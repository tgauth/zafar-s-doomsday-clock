==> flow/design.v <==
`timescale 1ns / 1ps
module SevenSeg_Display_Out(input [15:0] big_bin, input clk, output [6:0] seven, output [3:0] AN);
	wire [3:0] small_bin;
	seven_alternate Selector(.big_bin(big_bin), .small_bin(small_bin), .AN(AN), .seven(seven), .clk(clk));
	binary_to_DEC_segment BCDConvert(.bin(small_bin), .seven(seven));
endmodule
module binary_to_DEC_segment(bin,seven);	
input [3:0] bin;
output reg [6:0] seven;  
initial	 
	seven=0;
always @ (*)
	case(bin)	
		0:	seven = 7'b0000001;
		1:	seven = 7'b1001111;
		2: seven = 7'b0010010;
		3: seven = 7'b0000110;
		4: seven = 7'b1001100;
		5: seven = 7'b0100100;
		6: seven = 7'b0100000;
		7: seven = 7'b0001111;
		8: seven = 7'b0000000;
		9: seven = 7'b0000100;
		default: seven = 7'b1111111;  
	endcase
endmodule	
module seven_alternate (big_bin, small_bin, AN, seven, clk);   
    input [15:0] big_bin;         
    output reg [3:0] small_bin;  
    output reg [3:0] AN;	  
	 output [6:0] seven;
    input clk;                   
    reg [1:0] count;             
	 reg clk_1kHz;
	 reg  [17:0] clkCount;
    initial begin  
        AN = 0;
        small_bin = 0;  
        count= 0;
		  clk_1kHz = 0;
		  clkCount = 17'b0;
    end 
    always @ (posedge clk) begin    
        count= count+ 1'b1;
        case (count)    
            0: 
				begin
                AN = 4'b1110;
                small_bin = big_bin[3:0];
            end 
            1: 
				begin
                AN = 4'b1101;
                small_bin = big_bin[7:4];
            end 
            2: 
				begin
               AN = 4'b1011;  
               small_bin = big_bin[11:8];
				end
            3: 
				begin
               AN = 4'b0111;  
               small_bin = big_bin[15:12];
				end
            default: 
				begin
               AN = 4'b1111; 
               small_bin = big_bin[3:0];
				end
        endcase 
    end
endmodule   
# [Reports on SevenSeg_Display_Out]
# What the tools print for SevenSeg_Display_Out, step after step.
# Line numbers count from 1 in the design file above.
# Operators carry their Yosys type and port widths (W data, S select, Z words).
# Library cell names are shortened.
# A cell with -- has no value.
[design] design="SevenSeg_Display_Out" clk_port="clk" library="sky130hd" pvt_corner="tt_025C_1v80"

# [After elaboration]
# Source: Yosys, flattened and elaborated, memories not mapped. Widths are those after wreduce; folded enables and synchronous resets count as part of the registers. Registers that Yosys merges into a memory's read port (data or address) are not register bits. Print and check cells do not count. Equal cells are merged and count once.
# Memory sizes are those after Yosys's memory passes, which may raise the word count (mostly to a power of two), join words into wider ones and drop unused or constant bits.
[op_classes] reduce_and_logical=1 n_mux=2 addsub=1 n_eq=3
[ops] op="$pmux W4 S4" count=2
[ops] op="$eq A2 B2 Y1 const B" count=2
[ops] op="$add A2 B1 Y2 const B" count=1
[ops] op="$eq A2 B1 Y1 const B" count=1
[ops] op="$logic_not A2 Y1" count=1
[word_totals] input_bits=17 romBits=112 ff_bits=10 output_inout_bits=11 memories=1 wordCells=11
[memory_table] name="(no name shown)" size=16 width=7 read_ports=1 wr=0 line_no=13 text="case(bin)"

# [Logic depth]
# Depth = most cells in a row (Yosys ltp): at word level without a register or memory, in the mapped netlist without a sequential cell, where the memories' decode and read muxes count.
[depth] ltp_word=3 ABC_AREA=0 depth_mapped=5 mapped_depth_nobuf=5

# [Netlist]
# The flow's flattened synthesis, as Yosys stat reports it; memories are mapped. The netlist is that of the ABC_AREA named above (0 if unset); the other value can give another one.
# The area totals of this step are shown rounded.
[synth_totals] synth_area_um2=566 seq_area_um2=200 buffers=1 flip_flops=10 stdcells=64
[types] cell="dfxtp_1" count=10 area_total_um2=200.192
[types] cell="ha_1" count=9 area_total_um2=112.608
[types] cell="a21oi_1" count=10 area_total_um2=50.048
[types] cell="nor2_1" count=11 area_total_um2=41.29
[types] cell="a222oi_1" count=4 area_total_um2=40.038
[types] cell="inv_1" count=7 area_total_um2=26.275
[types] cell="nand2b_1" count=4 area_total_um2=25.024
[types] cell="a2bb2oi_2" count=1 area_total_um2=15.014
[types] cell="buf_6" count=1 area_total_um2=11.261
[types] cell="a21oi_2" count=1 area_total_um2=8.758
[types] cell="nor2b_2" count=1 area_total_um2=8.758
[types] cell="a31oi_1" count=1 area_total_um2=6.256
[types] cell="nor2_2" count=1 area_total_um2=6.256
[types] cell="or2_1" count=1 area_total_um2=6.256
[types] cell="clkinv_1" count=1 area_total_um2=3.754
[types] cell="inv_2" count=1 area_total_um2=3.754

# [Timing after synthesis]
# OpenSTA on the mapped netlist: ideal clock, no wires. The path of least setup slack (recovery checks aside). Input and output delay are each 20% of the period. Register names are those of the netlist, which keeps one name where synthesis merged equal registers.
[synth_path] path_type="flip-flop to output port" from="reg Selector.small_bin[1]" to="out seven[6]" out_delay_ns=0.366 arrival_ns=1.088 required_time_ns=1.464 tclk_ns=1.83 path_buffers=0 path_stages=6 path_slack_ns=0.376 path_delay_ns=1.088 launch_ns=0.000 synth_period_reached_ns=1.454
# "path_delay_ns" is the arrival time less input delay plus setup time.
# At an output port there is no setup time.
# "path_stages": output pins that drive a net of the path, with the launching flip-flop's if there is one; two outputs of one cell count as two.
# "synth_period_reached_ns" = period - worst setup slack (recovery checks aside). The figure is calculated, with input and output delays left at 20% of the set period.
# Between the ends stands the longest chain of elaborated cells between them, by number of cells; it is not shown to be the way that was timed. Of several equally long chains one is given.
# Each line given opens the expression or statement behind the cell; cells for indexed reads and writes are added by Yosys, which also makes memories of some case tables.
# A memory read counts as a cell of the chain, while the word-level depth stops at memories.
# A register here has more assigning lines than the two given.
[synth_between] path_cell_list="dfxtp_1 -> inv_1 -> ha_1 -> or2_1 -> a21oi_1 -> nor2_1" elab_chain_len=1 cone_cells=1 cone_lines=1 classes_between="memory: 1"
[synth_rtl] item="from (decl)" line_no=29 text="output reg [3:0] small_bin;"
[synth_rtl] item="from (assign)" line_no=49 text="small_bin = big_bin[3:0];"
[synth_rtl] item="from (assign)" line_no=54 text="small_bin = big_bin[7:4];"
[synth_rtl] item="$mem_v2 Z16 W7" line_no=13 text="case(bin)"
[synth_rtl] item="to (decl)" line_no=2 text="module SevenSeg_Display_Out(input [15:0] big_bin, input clk, output [6:0] seven, output [3:0] AN);"

# [Timing after layout]
# From the final timing report of entry A: the path of least setup slack in the routed layout; clock arrival at registers is part of the times.
[layout_path] path_type="flip-flop to output port" from="reg Selector.small_bin[0]" to="out seven[3]" path_slack_ns=-0.51 required_time_ns=0.94 launch_ns=0.27 out_delay_ns=0.24 arrival_ns=1.46 path_buffers=2 tclk_ns=1.18 path_stages=7
# Between the ends stands the longest chain of elaborated cells between them, by number of cells; it is not shown to be the way that was timed. Of several equally long chains one is given.
# A memory read counts as a cell of the chain, while the word-level depth stops at memories.
# A register here has more assigning lines than the two given.
[layout_between] path_cell_list="dfxtp_4 -> ha_2 -> or2_1 -> a21oi_2 -> buf_4 -> a21oi_2 -> buf_2" elab_chain_len=1 cone_cells=1 cone_lines=1 classes_between="memory: 1"
[layout_rtl] item="from (decl)" line_no=29 text="output reg [3:0] small_bin;"
[layout_rtl] item="from (assign)" line_no=49 text="small_bin = big_bin[3:0];"
[layout_rtl] item="from (assign)" line_no=54 text="small_bin = big_bin[7:4];"
[layout_rtl] item="$mem_v2 Z16 W7" line_no=13 text="case(bin)"
[layout_rtl] item="to (decl)" line_no=2 text="module SevenSeg_Display_Out(input [15:0] big_bin, input clk, output [6:0] seven, output [3:0] AN);"

Appendix: measured runs

Design SevenSeg_Display_Out on sky130hd. What follows are 2 stored runs of the flow, each under its own settings; their order means nothing. The constraints put input and output delay at 20% of the set period each and load the outputs with 0.01 pF.
"achieved clock period" means the clock period less the worst setup slack. The figure is calculated, with input and output delays left at 20% of the set period.
"worst setup path time" is the time allowed to the run's worst setup path (the clock period less input and output delay, where it has them) less its slack. Clock arrival times count: a late capture clock shortens it, a late launch clock lengthens it.
"power": no workload was simulated; the value follows from the tool's default switching activity.
Values from the reports are rounded here.
[entry A] settings: period_ns=1.18, CORE_UTILIZATION=29, PLACE_DENSITY_LB_ADDON=0.07, HOLD_SLACK_MARGIN=0.02, CORE_ASPECT_RATIO=1.6, GPL_TIMING_DRIVEN=1, CTS_CLUSTER_DIAMETER=353, CAP_MARGIN=20, CORE_MARGIN=2, SLEW_MARGIN=20
[entry A] result: chip area after synthesis (Yosys) 566 um^2, die area 2330 um^2, standard-cell area of the final layout 1110 um^2, utilization 0.594, worst setup slack after layout -0.514 ns, total negative slack -3.16 ns, worst hold slack 0.453 ns, power 0.792 mW, achieved clock period 1.694 ns, worst setup path time 1.46 ns, worst setup path kind flip-flop to output port
[entry B] settings: period_ns=2.25, CORE_UTILIZATION=66, SETUP_SLACK_MARGIN=-0.07, PLACE_DENSITY_LB_ADDON=0.15, CORE_MARGIN=5, CELL_PAD_IN_SITES_DETAIL_PLACEMENT=2, CTS_CLUSTER_DIAMETER=289, CAP_MARGIN=25, MIN_ROUTING_LAYER=met2, MAX_ROUTING_LAYER=met5, SLEW_MARGIN=20
[entry B] result: did not finish, floorplanning stopped with PDN-0185
