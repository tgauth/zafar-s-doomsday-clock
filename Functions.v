==> flow/design.v <==
`timescale 1ns / 1ps
module ClockTracker(clk, rst, buttonsInput, mode, clock_bin);
	input clk;
	input rst;
	input [1:0] buttonsInput;
	input [1:0] mode;
	output reg [15:0] clock_bin;
	reg [5:0] seconds;
	wire [1:0] count;
	wire enable;
	assign enable = (mode != 1 & mode != 2);
	initial begin
		seconds = 6'b000000;
		clock_bin = 0;
	end
	always@(posedge clk) begin
		seconds = seconds + 1'b1;
		if(seconds >= 60) begin
			clock_bin = clock_bin + 1'b1;
			seconds = 0;
		end
		if(clock_bin[3:0] > 9) begin
			if(clock_bin[15:12] >= 2 && clock_bin[11:8] >= 4) begin
					clock_bin[3:0] = 0;
					clock_bin[7:4] = 0;
					clock_bin[11:8] = 0;
					clock_bin[15:12] = 0;
			end
			else if(clock_bin[7:4] >= 5) begin
				if(clock_bin[11:8] >= 9) begin
					clock_bin[3:0] = 0;
					clock_bin[7:4] = 0;
					clock_bin[11:8] = 0;
					clock_bin[15:12] = clock_bin[15:12] + 1'b1;
				end
				else begin
					clock_bin[3:0] = 0;
					clock_bin[7:4] = 0;
					clock_bin[11:8] = clock_bin[11:8] + 1'b1;
				end
			end
			else begin
				clock_bin[3:0] = 0;
				clock_bin[7:4] = clock_bin[7:4] + 1'b1;
			end
		end
			if(rst == 1) begin
				clock_bin = 16'b0000010000100000;
			end
	end
endmodule
`timescale 1ns / 1ps
module DownTimerTracker(clk, rst, dtimer_bin, buttonsInput, mode, alarm);
	input clk;
	input rst;
	input [1:0] buttonsInput;
	input [1:0] mode;
	output reg [15:0] dtimer_bin;
	output reg alarm;
	initial begin
		alarm = 2'b00;
		dtimer_bin = 16'b0000000000010000;
	end
	wire enable;
	assign enable = (mode == 2);
	always@(posedge clk) begin
		if(dtimer_bin[3:0] == 0) begin
			if(dtimer_bin[7:4] == 0) begin
				 if(dtimer_bin[11:8] == 0) begin
					  if(dtimer_bin[15:12] == 0) begin
							dtimer_bin = 0;
							alarm = 1;
					  end
					  else begin
						  dtimer_bin[15:12] = dtimer_bin[15:12] - 1'b1;
						  dtimer_bin[11:8] = 9;
						  dtimer_bin[7:4] = 5;
						  dtimer_bin[3:0] = 9;
					  end
				 end
				 else begin
					  dtimer_bin[11:8] = dtimer_bin[11:8] - 1'b1;
					  dtimer_bin[7:4] = 5;
					  dtimer_bin[3:0] = 9;
				 end
			end
			else begin
				dtimer_bin[7:4] = dtimer_bin[7:4] - 1'b1;
				dtimer_bin[3:0] = 9;
			end
		end
		else begin
			dtimer_bin[3:0] = dtimer_bin[3:0] - 1'b1;
		end
		if(rst==1) begin
			dtimer_bin = 16'b0000000000010000;
			alarm = 0;
		end
	end
endmodule
`timescale 1ns / 1ps
module functions(mode, clk, big_bin, rst, buttonsInput, alarm);
	input [1:0] mode;
	input clk;
	output reg [15:0] big_bin;
	input rst;
	input [1:0] buttonsInput;
	output alarm;
	wire [15:0] clock_bin;
	wire [15:0] utimer_bin;
	wire [15:0] dtimer_bin;
	initial begin
		big_bin = 16'b0000100101010000;
	end
	ClockTracker clockMode(.clk(clk),.rst(rst),.buttonsInput(buttonsInput),.mode(mode),.clock_bin(clock_bin));
	TimerTracker timerMode(.clk(clk),.rst(rst),.utimer_bin(utimer_bin),.buttonsInput(buttonsInput),.mode(mode));
	DownTimerTracker countdownMode(.clk(clk),.rst(rst),.dtimer_bin(dtimer_bin),.buttonsInput(buttonsInput),.mode(mode),.alarm(alarm));
	always@(posedge clk) begin
			case(mode) 
				default: 
				begin
					big_bin = clock_bin;
				end
				1: 
				begin
					big_bin = utimer_bin;
				end
				2: 
				begin
					big_bin = dtimer_bin;
				end
			endcase
	end
endmodule
`timescale 1ns / 1ps
module TimerTracker(clk, rst, utimer_bin, buttonsInput, mode);
	input clk;
	input rst;
	input [1:0] buttonsInput;
	input [1:0] mode;
	output reg [15:0] utimer_bin;
	wire [1:0] count;
	initial begin
		utimer_bin = 16'b0000010100000000;
	end
	wire enable;
	assign enable = (mode == 1);
	always@(posedge clk) begin
		utimer_bin = utimer_bin + 1'b1;
		if(utimer_bin[3:0] > 9) begin
			if(utimer_bin[15:12] >= 9) begin
					utimer_bin[3:0] = 0;
					utimer_bin[7:4] = 0;
					utimer_bin[11:8] = 0;
					utimer_bin[15:12] = 0;
			end
			else if(utimer_bin[7:4] >= 5) begin
				if(utimer_bin[11:8] >= 9) begin
					utimer_bin[3:0] = 0;
					utimer_bin[7:4] = 0;
					utimer_bin[11:8] = 0;
					utimer_bin[15:12] = utimer_bin[15:12] + 1'b1;
				end
				else begin
					utimer_bin[3:0] = 0;
					utimer_bin[7:4] = 0;
					utimer_bin[11:8] = utimer_bin[11:8] + 1'b1;
				end
			end
			else begin
				utimer_bin[3:0] = 0;
				utimer_bin[7:4] = utimer_bin[7:4] + 1'b1;
			end
		end
		if(rst == 1) begin
			utimer_bin = 16'b0000010100000000;
		end
	end
endmodule
## From RTL to reports: functions

Tool output for the design above, in the order of the flow.
Line numbers count from 1 in the design file above.
Operators carry their Yosys type and port widths (W data, S select, Z words).
Cell names lack the library's common part.
Not given: n/a

- Top: functions
- Clock port: clk
- Cell library: sky130hd
- Library corner: tt_025C_1v80

## Elaborated design

Yosys after proc, flatten, opt, wreduce and memory -nomap, before mapping. Memory bits, and registers merged into a memory's read port (data or address), are not among the register bits. Print and check cells are not counted. Equal cells are merged and count once.

- Word width x clocked read ports: 0
- RAM bits: 0
- Memory cells: 0
- Input bits: 6
- Latch bits: 0
- Bits in registers: 71
- Output and inout port bits: 17
- ROM bits: 0

- Bitwise logic cells: 0
- Order comparisons: 10
- Add/subtract/negate cells: 13
- $mul: 0
- Shifts and indexed selects: 0
- Mux-type cells: 27
- Divide/modulo/power cells: 0
- Reduce/logical cells: 10
- Equal/unequal tests: 2

Operators with widths:

| kind | number |
|---|---|
| $mux W4 | 20 |
| $mux W16 | 3 |
| $add A16 B1 Y16 const B | 2 |
| $pmux W16 S2 | 1 |
| $add A4 B1 Y4 const B | 6 |
| $sub A4 B1 Y4 const B | 4 |
| $logic_not A4 Y1 | 4 |
| $mux W8 | 2 |
| $ge A4 B3 Y1 const B | 3 |
| $ge A4 B4 Y1 const B | 3 |
| $gt A4 B4 Y1 const B | 2 |
| $add A6 B1 Y6 const B | 1 |
| $ge A6 B6 Y1 const B | 1 |
| $reduce_or A2 Y1 | 2 |
| $ge A4 B2 Y1 const B | 1 |
| $reduce_and A4 Y1 | 1 |
| $reduce_and A3 Y1 | 1 |
| $mux W3 | 1 |
| $eq A2 B1 Y1 const B | 1 |
| $eq A2 B2 Y1 const B | 1 |
| $reduce_and A2 Y1 | 1 |
| $logic_and A1 B1 Y1 | 1 |

## Longest topological paths

Yosys ltp: most cells in a row. Word level: on the elaborated netlist, between registers, memories and ports. Mapped: between sequential cells and ports; inverters and the memories' decode and read muxes count.

- Depth in word-level cells: 8
- ABC_AREA: 0
- Gate-level depth with buffers: 14

## After synthesis

Source: synth_stat.txt of the flow (Yosys; design flattened, memories mapped). It holds for the ABC_AREA given above (unset counts as 0); a run with the other value may have another netlist.

Cell types:

| cell | number |
|---|---|
| dfxtp_1 | 71 |
| ha_1 | 23 |
| nand2_1 | 49 |
| a21oi_1 | 34 |
| xnor2_1 | 19 |
| nor2_1 | 38 |
| o21ai_0 | 28 |
| a22oi_1 | 15 |
| xor2_1 | 12 |
| inv_1 | 26 |
| nand3_1 | 18 |
| nand4_1 | 14 |
| and3_1 | 11 |
| clkbuf_1 | 17 |
| mux2i_1 | 5 |
| o31ai_1 | 6 |
| and4_1 | 5 |
| nand2b_1 | 7 |

Other cell types: 50; their cells: 96.

- Cell count: 494
- Buffer cells: 23
- Mapped area: 4101.4 um2
- Flip-flop cells: 71

The figures by module come from a second, unflattened synthesis with its own total; it is not the netlist above.

- Cell total of the unflattened synthesis: 518
- Area (unflattened synthesis): 4469.3 um2

Rows give one instance, submodules left out.

Modules:

| module | cells | instances | area (um2) |
|---|---|---|---|
| ClockTracker | 195 | 1 | 1594.0 |
| TimerTracker | 156 | 1 | 1278.7 |
| DownTimerTracker | 92 | 1 | 857.1 |
| functions | 75 | 1 | 739.5 |

## Worst setup path after synthesis

Source: OpenSTA report_checks on the synthesized netlist (no wires, ideal clock, input and output delay 20% of the period each), path of least setup slack; recovery checks are left aside. Register names are those of the netlist, which keeps one name where synthesis merged equal registers.

- Kind: reg2reg
- From: reg clockMode.seconds[0]
- To: reg clockMode.clock_bin[15]
- Library setup time: 0.121 ns
- Clock period: 3.8 ns
- Launch time at the first pin: 0.000 ns
- Slack: 0.324 ns
- Stages: 15
- Delay of the path: 3.476 ns
- Data arrival time: 3.355 ns
- Period reached after synthesis: 3.476 ns

"delay of the path" = arrival - input delay + setup time.
"stages": output pins that drive a net of the path, with the launching flip-flop's if there is one; two outputs of one cell count as two.
"period reached after synthesis" is the clock period less the worst setup slack; recovery checks do not enter. This is arithmetic on one report: input and output delays are still those of the set period (20% each).
Between the ends stands the longest chain of elaborated cells between them, by number of cells; it is not shown to be the way that was timed. Of several equally long chains one is given.
Each line given opens the expression or statement behind the cell; cells for indexed reads and writes are added by Yosys, which also makes memories of some case tables.
At most two assigning lines are given for a register; there are more.

- Cells stage by stage: dfxtp_1 -> ha_1 -> xnor2_1 -> nor4_4 -> buf_4 -> nand4_1 -> xnor2_1 -> inv_1 -> ha_1 -> nor2b_1 -> a31oi_1 -> a22o_1 -> o21ai_1 -> o32ai_1 -> mux2_2
- Cells in the longest elaborated chain: 8
- Elaborated cells on any way between the ends: 14
- Source lines of those cells: 7

RTL lines, path after synthesis:

| element | RTL line | text |
|---|---|---|
| start, declared | 8 | `reg [5:0] seconds;` |
| start, assigned | 17 | `seconds = seconds + 1'b1;` |
| start, assigned | 20 | `seconds = 0;` |
| $add A6 B1 Y6 | 17 |  |
| $ge A6 B6 Y1 | 18 | `if(seconds >= 60) begin` |
| $mux W16 | 18 |  |
| $add A4 B1 Y4 | 34 | `clock_bin[15:12] = clock_bin[15:12] + 1'b1;` |
| $mux W4 | 30 | `if(clock_bin[11:8] >= 9) begin` |
| $mux W8 | 29 | `else if(clock_bin[7:4] >= 5) begin` |
| $mux W4 | 23 | `if(clock_bin[15:12] >= 2 && clock_bin[11:8] >= 4) begin` |
| $mux W16 | 22 | `if(clock_bin[3:0] > 9) begin` |
| end, assigned | 19 | `clock_bin = clock_bin + 1'b1;` |
| end, assigned | 34 |  |
| end, declared | 7 | `output reg [15:0] clock_bin;` |

## Path in the finished layout

Path of least setup slack in the final report of stored run 1 (OpenROAD, finished layout, wires in). Where an end is a register, its clock arrival counts in the times.

- Kind: reg2reg
- From: reg clockMode.seconds[0]
- To: reg clockMode.clock_bin[15]
- Slack: 0.98 ns
- Launch time at the first pin: 0.33 ns
- Stages: 14
- Data arrival time: 3.45 ns
- Clock period: 4.21 ns
- Library setup time: 0.11 ns

Between the ends stands the longest chain of elaborated cells between them, by number of cells; it is not shown to be the way that was timed. Of several equally long chains one is given.
At most two assigning lines are given for a register; there are more.

- Cells stage by stage: dfxtp_4 -> ha_4 -> xnor2_4 -> nor4_4 -> nand4_1 -> xnor2_2 -> inv_2 -> ha_4 -> nor2b_4 -> a31oi_4 -> a22o_1 -> o21ai_4 -> o32ai_2 -> mux2_4
- Cells in the longest elaborated chain: 8
- Elaborated cells on any way between the ends: 14
- Source lines of those cells: 7

RTL lines, path after layout:

| element | RTL line | text |
|---|---|---|
| start, declared | 8 | `reg [5:0] seconds;` |
| start, assigned | 17 | `seconds = seconds + 1'b1;` |
| start, assigned | 20 | `seconds = 0;` |
| $add A6 B1 Y6 | 17 |  |
| $ge A6 B6 Y1 | 18 | `if(seconds >= 60) begin` |
| $mux W16 | 18 |  |
| $add A4 B1 Y4 | 34 | `clock_bin[15:12] = clock_bin[15:12] + 1'b1;` |
| $mux W4 | 30 | `if(clock_bin[11:8] >= 9) begin` |
| $mux W8 | 29 | `else if(clock_bin[7:4] >= 5) begin` |
| $mux W4 | 23 | `if(clock_bin[15:12] >= 2 && clock_bin[11:8] >= 4) begin` |
| $mux W16 | 22 | `if(clock_bin[3:0] > 9) begin` |
| end, assigned | 19 | `clock_bin = clock_bin + 1'b1;` |
| end, assigned | 34 |  |
| end, declared | 7 | `output reg [15:0] clock_bin;` |

Add stored flow runs of functions

Flow measurements of functions on sky130hd: 2 stored runs with different settings, listed in no order. Input and output delays are each 20% of the period that was set; the output load is 0.01 pF.
"period achieved" = clock period - worst setup slack. The figure is calculated, with input and output delays left at 20% of the set period.
By "total power after layout" is meant OpenSTA's value without simulated activity: inputs other than the clock are taken to toggle once in ten clock periods, and the tool carries that through the logic.

### Stored run 1

Settings: `period_ns=4.21`, `CORE_UTILIZATION=36`, `SETUP_SLACK_MARGIN=1.0`, `PLACE_DENSITY_LB_ADDON=0.15`, `CORE_ASPECT_RATIO=0.95`, `CELL_PAD_IN_SITES_DETAIL_PLACEMENT=1`, `ABC_AREA=0`, `CTS_CLUSTER_DIAMETER=132`, `MIN_ROUTING_LAYER=met2`, `CAP_MARGIN=20`, `CORE_MARGIN=2`, `SLEW_MARGIN=20`

- Mapped cell area after synthesis: 4101.4 um2
- Die footprint: 12263.1 um2
- Standard-cell area after routing: 5098.6 um2
- Final utilization: 46.5%
- Worst slack on setup checks: 0.975 ns
- Worst hold slack: 0.473 ns
- Total power after layout: 1829 µW
- Period achieved: 3.235 ns

### Stored run 2

Settings: `period_ns=3.47`, `CORE_UTILIZATION=28`, `SETUP_SLACK_MARGIN=0.71`, `HOLD_SLACK_MARGIN=0.26`, `CELL_PAD_IN_SITES_DETAIL_PLACEMENT=2`, `TNS_END_PERCENT=25`, `ABC_AREA=1`, `CTS_CLUSTER_DIAMETER=251`, `MIN_ROUTING_LAYER=met2`, `MAX_ROUTING_LAYER=met4`, `CAP_MARGIN=20`, `CORE_MARGIN=2`, `SLEW_MARGIN=20`

- Mapped cell area after synthesis: 4415.5 um2
- Die footprint: 16789.7 um2
- Standard-cell area after routing: 5666.7 um2
- Final utilization: 37.0%
- Worst slack on setup checks: 0.283 ns
- Worst hold slack: 0.518 ns
- Total power after layout: 2402 µW
- Period achieved: 3.187 ns
