==> flow/design.v <==
`timescale 1ns / 1ps
module NumDrawer(big_bin, hcounterer, vcounterer, clk, blank, isContained);
    input [15:0] big_bin;
	 input [10:0] hcounterer;
	 input [9:0] vcounterer;
	 input clk;
	 input blank;
    output reg [3:0] isContained;
	 reg [3:0] small_bin;
	 reg [1:0] digit;
	 reg [10:0] spacing;
	 parameter top = 340;
	 reg CathodeC;
	 reg CathodeB;
	 reg CathodeE;
	 reg CathodeF;
	 reg CathodeA;
	 reg CathodeG;
	 reg CathodeD;
	 initial begin
		 digit = 0;
		 isContained = 0;
		 spacing = 0;
		 CathodeC = 0;
		 CathodeB = 0;
		 CathodeE = 0;
		 CathodeF = 0;
		 CathodeA = 0;
		 CathodeG = 0;
		 CathodeD = 0;
	 end
	 always @(posedge clk) begin    
			spacing = 420;
			small_bin = big_bin[3:0];
			CathodeB = ~blank & ((spacing+45 <= hcounterer) &  (hcounterer <= (spacing+60)) & ((top-97) >= vcounterer) & (vcounterer >= (top-200)) );
			CathodeC = ~blank & ((spacing+45 <= hcounterer) &  (hcounterer <= (spacing+60)) & (top >= vcounterer) & (vcounterer >= (top-93)) );
			CathodeF = ~blank & ((spacing <= hcounterer) &  (hcounterer <= (spacing+15)) & ((top-97) >= vcounterer) & (vcounterer >= (top-200)) );
			CathodeE = ~blank & ((spacing <= hcounterer) &  (hcounterer <= (spacing+15)) & (top >= vcounterer) & (vcounterer >= (top-93)) );
			CathodeA = ~blank & (((spacing+17) <= hcounterer) &  (hcounterer <= (spacing+43)) & ((top-160) >= vcounterer) & (vcounterer >= (top-200)) );		
			CathodeD = ~blank & (((spacing+17) <= hcounterer) &  (hcounterer <= (spacing+43)) & (top >= vcounterer) & (vcounterer >= (top-40)) );
			CathodeG = ~blank & (((spacing+17) <= hcounterer) &  (hcounterer <= (spacing+43)) & ((top-85) >= vcounterer) & (vcounterer >= (top-115)) );		
		  case (small_bin)    
				0: isContained[0] = (CathodeA | CathodeB | CathodeC | CathodeD | CathodeE | CathodeF);
				1: isContained[0] = (CathodeB | CathodeC);
				2: isContained[0] = (CathodeA | CathodeB | CathodeG | CathodeE | CathodeD); 
				3: isContained[0] = (CathodeA | CathodeB | CathodeG | CathodeC | CathodeD); 
				4: isContained[0] = (CathodeB | CathodeC | CathodeF | CathodeG); 
				5: isContained[0] = (CathodeA | CathodeF | CathodeG | CathodeC | CathodeD); 
				6: isContained[0] = (CathodeA | CathodeF | CathodeG | CathodeC | CathodeD | CathodeE); 
				7: isContained[0] = (CathodeA | CathodeB | CathodeC); 
				8: isContained[0] = (CathodeA | CathodeB | CathodeC | CathodeD | CathodeE | CathodeF | CathodeG); 
				9: isContained[0] = (CathodeA | CathodeF | CathodeG | CathodeB | CathodeC); 
				default: isContained[0] = 0;
		  endcase 
			spacing = 330;
			small_bin = big_bin[7:4];
			CathodeB = ~blank & ((spacing+45 <= hcounterer) &  (hcounterer <= (spacing+60)) & ((top-97) >= vcounterer) & (vcounterer >= (top-200)) );
			CathodeC = ~blank & ((spacing+45 <= hcounterer) &  (hcounterer <= (spacing+60)) & (top >= vcounterer) & (vcounterer >= (top-93)) );
			CathodeF = ~blank & ((spacing <= hcounterer) &  (hcounterer <= (spacing+15)) & ((top-97) >= vcounterer) & (vcounterer >= (top-200)) );
			CathodeE = ~blank & ((spacing <= hcounterer) &  (hcounterer <= (spacing+15)) & (top >= vcounterer) & (vcounterer >= (top-93)) );
			CathodeA = ~blank & (((spacing+17) <= hcounterer) &  (hcounterer <= (spacing+43)) & ((top-160) >= vcounterer) & (vcounterer >= (top-200)) );		
			CathodeD = ~blank & (((spacing+17) <= hcounterer) &  (hcounterer <= (spacing+43)) & (top >= vcounterer) & (vcounterer >= (top-40)) );
			CathodeG = ~blank & (((spacing+17) <= hcounterer) &  (hcounterer <= (spacing+43)) & ((top-85) >= vcounterer) & (vcounterer >= (top-115)) );	
		  case (small_bin)    
				0: isContained[1] = (CathodeA | CathodeB | CathodeC | CathodeD | CathodeE | CathodeF);
				1: isContained[1] = (CathodeB | CathodeC);
				2: isContained[1] = (CathodeA | CathodeB | CathodeG | CathodeE | CathodeD); 
				3: isContained[1] = (CathodeA | CathodeB | CathodeG | CathodeC | CathodeD); 
				4: isContained[1] = (CathodeB | CathodeC | CathodeF | CathodeG); 
				5: isContained[1] = (CathodeA | CathodeF | CathodeG | CathodeC | CathodeD); 
				6: isContained[1] = (CathodeA | CathodeF | CathodeG | CathodeC | CathodeD | CathodeE); 
				7: isContained[1] = (CathodeA | CathodeB | CathodeC); 
				8: isContained[1] = (CathodeA | CathodeB | CathodeC | CathodeD | CathodeE | CathodeF | CathodeG); 
				9: isContained[1] = (CathodeA | CathodeF | CathodeG | CathodeB | CathodeC); 
				default: isContained[1] = 0;
		  endcase 
			spacing = 210;
			small_bin = big_bin[11:8];
			CathodeB = ~blank & ((spacing+45 <= hcounterer) &  (hcounterer <= (spacing+60)) & ((top-97) >= vcounterer) & (vcounterer >= (top-200)) );
			CathodeC = ~blank & ((spacing+45 <= hcounterer) &  (hcounterer <= (spacing+60)) & (top >= vcounterer) & (vcounterer >= (top-93)) );
			CathodeF = ~blank & ((spacing <= hcounterer) &  (hcounterer <= (spacing+15)) & ((top-97) >= vcounterer) & (vcounterer >= (top-200)) );
			CathodeE = ~blank & ((spacing <= hcounterer) &  (hcounterer <= (spacing+15)) & (top >= vcounterer) & (vcounterer >= (top-93)) );
			CathodeA = ~blank & (((spacing+17) <= hcounterer) &  (hcounterer <= (spacing+43)) & ((top-160) >= vcounterer) & (vcounterer >= (top-200)) );		
			CathodeD = ~blank & (((spacing+17) <= hcounterer) &  (hcounterer <= (spacing+43)) & (top >= vcounterer) & (vcounterer >= (top-40)) );
			CathodeG = ~blank & (((spacing+17) <= hcounterer) &  (hcounterer <= (spacing+43)) & ((top-85) >= vcounterer) & (vcounterer >= (top-115)) );			
		  case (small_bin)    
				0: isContained[2] = (CathodeA | CathodeB | CathodeC | CathodeD | CathodeE | CathodeF);
				1: isContained[2] = (CathodeB | CathodeC);
				2: isContained[2] = (CathodeA | CathodeB | CathodeG | CathodeE | CathodeD); 
				3: isContained[2] = (CathodeA | CathodeB | CathodeG | CathodeC | CathodeD); 
				4: isContained[2] = (CathodeB | CathodeC | CathodeF | CathodeG); 
				5: isContained[2] = (CathodeA | CathodeF | CathodeG | CathodeC | CathodeD); 
				6: isContained[2] = (CathodeA | CathodeF | CathodeG | CathodeC | CathodeD | CathodeE); 
				7: isContained[2] = (CathodeA | CathodeB | CathodeC); 
				8: isContained[2] = (CathodeA | CathodeB | CathodeC | CathodeD | CathodeE | CathodeF | CathodeG); 
				9: isContained[2] = (CathodeA | CathodeF | CathodeG | CathodeB | CathodeC); 
				default: isContained[2] = 0;
		  endcase 
			spacing = 120;
			small_bin = big_bin[15:12];
			CathodeB = ~blank & ((spacing+45 <= hcounterer) &  (hcounterer <= (spacing+60)) & ((top-97) >= vcounterer) & (vcounterer >= (top-200)) );
			CathodeC = ~blank & ((spacing+45 <= hcounterer) &  (hcounterer <= (spacing+60)) & (top >= vcounterer) & (vcounterer >= (top-93)) );
			CathodeF = ~blank & ((spacing <= hcounterer) &  (hcounterer <= (spacing+15)) & ((top-97) >= vcounterer) & (vcounterer >= (top-200)) );
			CathodeE = ~blank & ((spacing <= hcounterer) &  (hcounterer <= (spacing+15)) & (top >= vcounterer) & (vcounterer >= (top-93)) );
			CathodeA = ~blank & (((spacing+17) <= hcounterer) &  (hcounterer <= (spacing+43)) & ((top-160) >= vcounterer) & (vcounterer >= (top-200)) );		
			CathodeD = ~blank & (((spacing+17) <= hcounterer) &  (hcounterer <= (spacing+43)) & (top >= vcounterer) & (vcounterer >= (top-40)) );
			CathodeG = ~blank & (((spacing+17) <= hcounterer) &  (hcounterer <= (spacing+43)) & ((top-85) >= vcounterer) & (vcounterer >= (top-115)) );	
		  case (small_bin)    
				0: isContained[3] = (CathodeA | CathodeB | CathodeC | CathodeD | CathodeE | CathodeF);
				1: isContained[3] = (CathodeB | CathodeC);
				2: isContained[3] = (CathodeA | CathodeB | CathodeG | CathodeE | CathodeD); 
				3: isContained[3] = (CathodeA | CathodeB | CathodeG | CathodeC | CathodeD); 
				4: isContained[3] = (CathodeB | CathodeC | CathodeF | CathodeG); 
				5: isContained[3] = (CathodeA | CathodeF | CathodeG | CathodeC | CathodeD); 
				6: isContained[3] = (CathodeA | CathodeF | CathodeG | CathodeC | CathodeD | CathodeE); 
				7: isContained[3] = (CathodeA | CathodeB | CathodeC); 
				8: isContained[3] = (CathodeA | CathodeB | CathodeC | CathodeD | CathodeE | CathodeF | CathodeG); 
				9: isContained[3] = (CathodeA | CathodeF | CathodeG | CathodeB | CathodeC); 
				default: isContained[3] = 0;
		  endcase 
    end
endmodule
== From RTL to reports: NumDrawer ==
Tool output for the design above, in the order of the flow.
Line numbers count from 1 in the design file above.
Library cell names are shortened.
Not given: -

* Top module: NumDrawer
* Clock port: clk
* Standard-cell library: sky130hd
* Timing corner: tt_025C_1v80

== Word-level counts ==
Source: Yosys, flattened and elaborated, memories not mapped. Widths are those after wreduce; folded enables and synchronous resets count as part of the registers. Registers that Yosys merges into a memory's read port (data or address) are not register bits. Print and check cells do not count. Equal cells are merged and count once.

* Bitwise logic cells: 181
* $lt $le $gt $ge: 32
* Mux-type cells: 4
* Eq/ne operators: 36
* Reductions and logical operators: 4

{| class="wikitable"
|+ Operators by type and width
! kind !! number
|-
| bitwise AND 1 bit || 96
|-
| OR 1 bit || 84
|-
| <= comparator 11 x 9 -> 1 bit with constant B || 7
|-
| <= comparator 9 x 11 -> 1 bit with constant A || 6
|-
| == test 4 x 3 -> 1 bit with constant B || 16
|-
| <= comparator 11 x 8 -> 1 bit with constant B || 5
|-
| <= comparator 8 x 11 -> 1 bit with constant A || 5
|-
| case mux 1 bit (select 10 bit) || 4
|-
| == test 4 x 2 -> 1 bit with constant B || 8
|-
| == test 4 bit with constant B || 8
|-
| greater-or-equal comparator 10 x 8 -> 1 bit with constant B || 3
|-
| greater-or-equal comparator 8 x 10 -> 1 bit with constant A || 3
|-
| == test 4 x 1 -> 1 bit with constant B || 4
|-
| zero test 4 bit || 4
|-
| <= comparator 7 x 11 -> 1 bit with constant A || 1
|-
| greater-or-equal comparator 10 x 9 -> 1 bit with constant B || 1
|-
| greater-or-equal comparator 9 x 10 -> 1 bit with constant A || 1
|-
| inverter 1 bit || 1
|}

* Register bits after elaboration: 4
* Word-level cells: 258

== Logic depth ==
Longest topological path by Yosys (ltp), each cell counted once; first at word level (registers and memories cut), then after technology mapping (sequential cells cut; the memories' decode and read muxes count).

* Word-level depth: 12
* ABC_AREA: 0
* Mapped depth: 10

== Mapped cells and area ==
Yosys stat after the flow's synthesis: flattened, memories mapped to cells. It holds for the ABC_AREA given above (unset counts as 0); a run with the other value may have another netlist.

{| class="wikitable"
|+ Cells by type
! type !! number !! total area (µm²)
|-
| nand2_1 || 41 || 153.898
|-
| nor2_1 || 22 || 82.579
|-
| a21oi_1 || 16 || 80.077
|-
| dfxtp_1 || 4 || 80.077
|-
| o21ai_0 || 15 || 75.072
|-
| nor3_1 || 12 || 60.058
|-
| o2111ai_1 || 6 || 52.55
|-
| nor2b_1 || 7 || 43.792
|-
| nor4b_1 || 5 || 43.792
|-
| nand3_1 || 8 || 40.038
|-
| a31oi_1 || 6 || 37.536
|-
| nand2b_1 || 6 || 37.536
|-
| o211ai_1 || 5 || 37.536
|-
| a211o_1 || 4 || 35.034
|-
| buf_2 || 6 || 30.029
|-
| clkbuf_1 || 8 || 30.029
|-
| a221oi_4 || 1 || 26.275
|-
| a32oi_1 || 3 || 26.275
|}

Not listed: further types 58, cells in them 102.

* Mapped flip-flops: 4
* Sequential part of the area: 80.1 µm²
* Buffers: 20
* Chip area (Yosys): 1795.5 µm²
* Standard cells after synthesis: 277

== Path before layout ==
Source: OpenSTA report_checks on the synthesized netlist (no wires, ideal clock, input and output delay 20% of the period each), path of least setup slack; recovery checks are left aside. Register names are those of the netlist, which keeps one name where synthesis merged equal registers.

* Path type: input to register
* Start: input blank
* End: register isContained[3]
* Path delay: 1.808 ns
* Slack: -0.040 ns
* Time at the first pin: 0.442 ns
* Stages: 8
* Data required time: 2.117 ns
* Period: 2.21 ns
* Input delay: 0.442 ns
* Setup time: 0.093 ns
* Data arrival time: 2.157 ns
* Synthesis period reached: 2.25 ns

"path delay" = arrival - input delay + setup time.
"stages" counts driving pins, that of a launching flip-flop among them; a cell with two outputs on the path counts twice.
"synthesis period reached" is the clock period less the worst setup slack; recovery checks do not enter. This is arithmetic on one report: input and output delays are still those of the set period (20% each).
Between the ends stands the longest chain of elaborated cells between them, by number of cells; it is not shown to be the way that was timed. Of several equally long chains one is given.
Each line given opens the expression or statement behind the cell; cells for indexed reads and writes are added by Yosys, which also makes memories of some case tables.
At most two assigning lines are given for a register; there are more.

* Cell sequence: or4b_4 > a211o_1 > buf_6 > a21oi_2 > nor2_1 > a2111oi_1 > o21ai_1 > o311ai_2
* Cells in the longest elaborated chain: 9
* Elaborated cells on any way between the ends: 30
* Those cells by class: mux (1); logic (29)

{| class="wikitable"
|+ Ends and longest elaborated chain, after synthesis
! element !! RTL line !! text
|-
| start: declaration || 7 || <nowiki>input blank;</nowiki>
|-
| inverter 1 bit || 105 || <nowiki>CathodeA = ~blank & (((spacing+17) <= hcounterer) & (hcounterer <= (spacing+43)) & ((top-160) >= vcounterer) & ...</nowiki>
|-
| bitwise AND 1 bit || 105 ||
|-
| OR 1 bit x6 || 117 || <nowiki>8: isContained[3] = (CathodeA | CathodeB | CathodeC | CathodeD | CathodeE | CathodeF | CathodeG);</nowiki>
|-
| case mux 1 bit (select 10 bit) || 108 || <nowiki>case (small_bin)</nowiki>
|-
| end: assignment || 109 || <nowiki>0: isContained[3] = (CathodeA | CathodeB | CathodeC | CathodeD | CathodeE | CathodeF);</nowiki>
|-
| end: assignment || 110 || <nowiki>1: isContained[3] = (CathodeB | CathodeC);</nowiki>
|-
| end: declaration || 8 || <nowiki>output reg [3:0] isContained;</nowiki>
|}

== Timing after layout ==
Path of least setup slack in the final report of flow run 2 (OpenROAD, finished layout, wires in). Where an end is a register, its clock arrival counts in the times.

* Path type: input to register
* Start: input hcounterer[1]
* End: register isContained[3]
* Data arrival time: 3.01 ns
* Period: 3.09 ns
* Slack: 0.18 ns
* Data required time: 3.19 ns
* Setup time: 0.13 ns
* Input delay: 0.62 ns
* Time at the first pin: 0.62 ns
* Stages: 9

Between the ends stands the longest chain of elaborated cells between them, by number of cells; it is not shown to be the way that was timed. Of several equally long chains one is given.
At most two assigning lines are given for a register; there are more.

* Cell sequence: clkdlybuf4s50_1 > o21ai_0 > a21boi_0 > o2111ai_1 > a21oi_2 > a211oi_1 > nor4_1 > a22oi_1 > o311ai_2
* Cells in the longest elaborated chain: 12
* Elaborated cells on any way between the ends: 52
* Those cells by class: compare (6); mux (1); logic (45)

{| class="wikitable"
|+ Ends and longest elaborated chain, post-layout
! element !! RTL line !! text
|-
| start: declaration || 4 || <nowiki>input [10:0] hcounterer;</nowiki>
|-
| <= comparator 8 x 11 -> 1 bit || 105 || <nowiki>CathodeA = ~blank & (((spacing+17) <= hcounterer) & (hcounterer <= (spacing+43)) & ((top-160) >= vcounterer) & ...</nowiki>
|-
| bitwise AND 1 bit x4 || 105 ||
|-
| OR 1 bit x6 || 117 || <nowiki>8: isContained[3] = (CathodeA | CathodeB | CathodeC | CathodeD | CathodeE | CathodeF | CathodeG);</nowiki>
|-
| case mux 1 bit (select 10 bit) || 108 || <nowiki>case (small_bin)</nowiki>
|-
| end: assignment || 109 || <nowiki>0: isContained[3] = (CathodeA | CathodeB | CathodeC | CathodeD | CathodeE | CathodeF);</nowiki>
|-
| end: assignment || 110 || <nowiki>1: isContained[3] = (CathodeB | CathodeC);</nowiki>
|-
| end: declaration || 8 || <nowiki>output reg [3:0] isContained;</nowiki>
|}

Subject: flow runs of NumDrawer

Hi,

NumDrawer through Yosys and OpenROAD on sky130hd: 2 stored runs, unordered, with their settings and measured results. The constraints put input and output delay at 20% of the set period each and load the outputs with 0.01 pF.
"time used up by the worst setup path" = time allowed to the worst setup path (clock period - input delay - output delay, where it has them) - its slack; a late launch clock adds to it, a late capture clock takes from it.
"total power of the final layout" is the tool's figure for a default switching activity; nothing was simulated.

=== Flow run 1 ===
{| class="wikitable"
! Setting !! Value
|-
| period_ns || 1.83
|-
| CORE_UTILIZATION || 50
|-
| SETUP_SLACK_MARGIN || 0.26
|-
| PLACE_DENSITY_LB_ADDON || 0.15
|-
| CORE_MARGIN || 7
|-
| CELL_PAD_IN_SITES_GLOBAL_PLACEMENT || 1
|-
| CELL_PAD_IN_SITES_DETAIL_PLACEMENT || 2
|-
| GPL_TIMING_DRIVEN || 1
|-
| GPL_ROUTABILITY_DRIVEN || 1
|-
| CTS_CLUSTER_SIZE || 40
|-
| CAP_MARGIN || 20
|-
| SLEW_MARGIN || 20
|}
No final report: placement broke off with FLW-0024.

=== Flow run 2 ===
{| class="wikitable"
! Setting !! Value
|-
| period_ns || 3.09
|-
| CORE_UTILIZATION || 23
|-
| PLACE_DENSITY || 0.67
|-
| CORE_ASPECT_RATIO || 0.74
|-
| CELL_PAD_IN_SITES_DETAIL_PLACEMENT || 0
|-
| TNS_END_PERCENT || 60
|-
| GPL_TIMING_DRIVEN || 1
|-
| CAP_MARGIN || 20
|-
| CORE_MARGIN || 2
|-
| SLEW_MARGIN || 20
|-
! Result !! Value
|-
| Time used up by the worst setup path || 2.29 ns
|-
| Type of the worst setup path || input to register
|-
| Lowest setup slack || 0.178 ns
|-
| Area of the synthesized netlist || 1795.5 µm²
|-
| Total power of the final layout || 0.0003948 W
|-
| Die footprint || 8537.3 µm²
|-
| Utilization || 0.34
|}

Regards
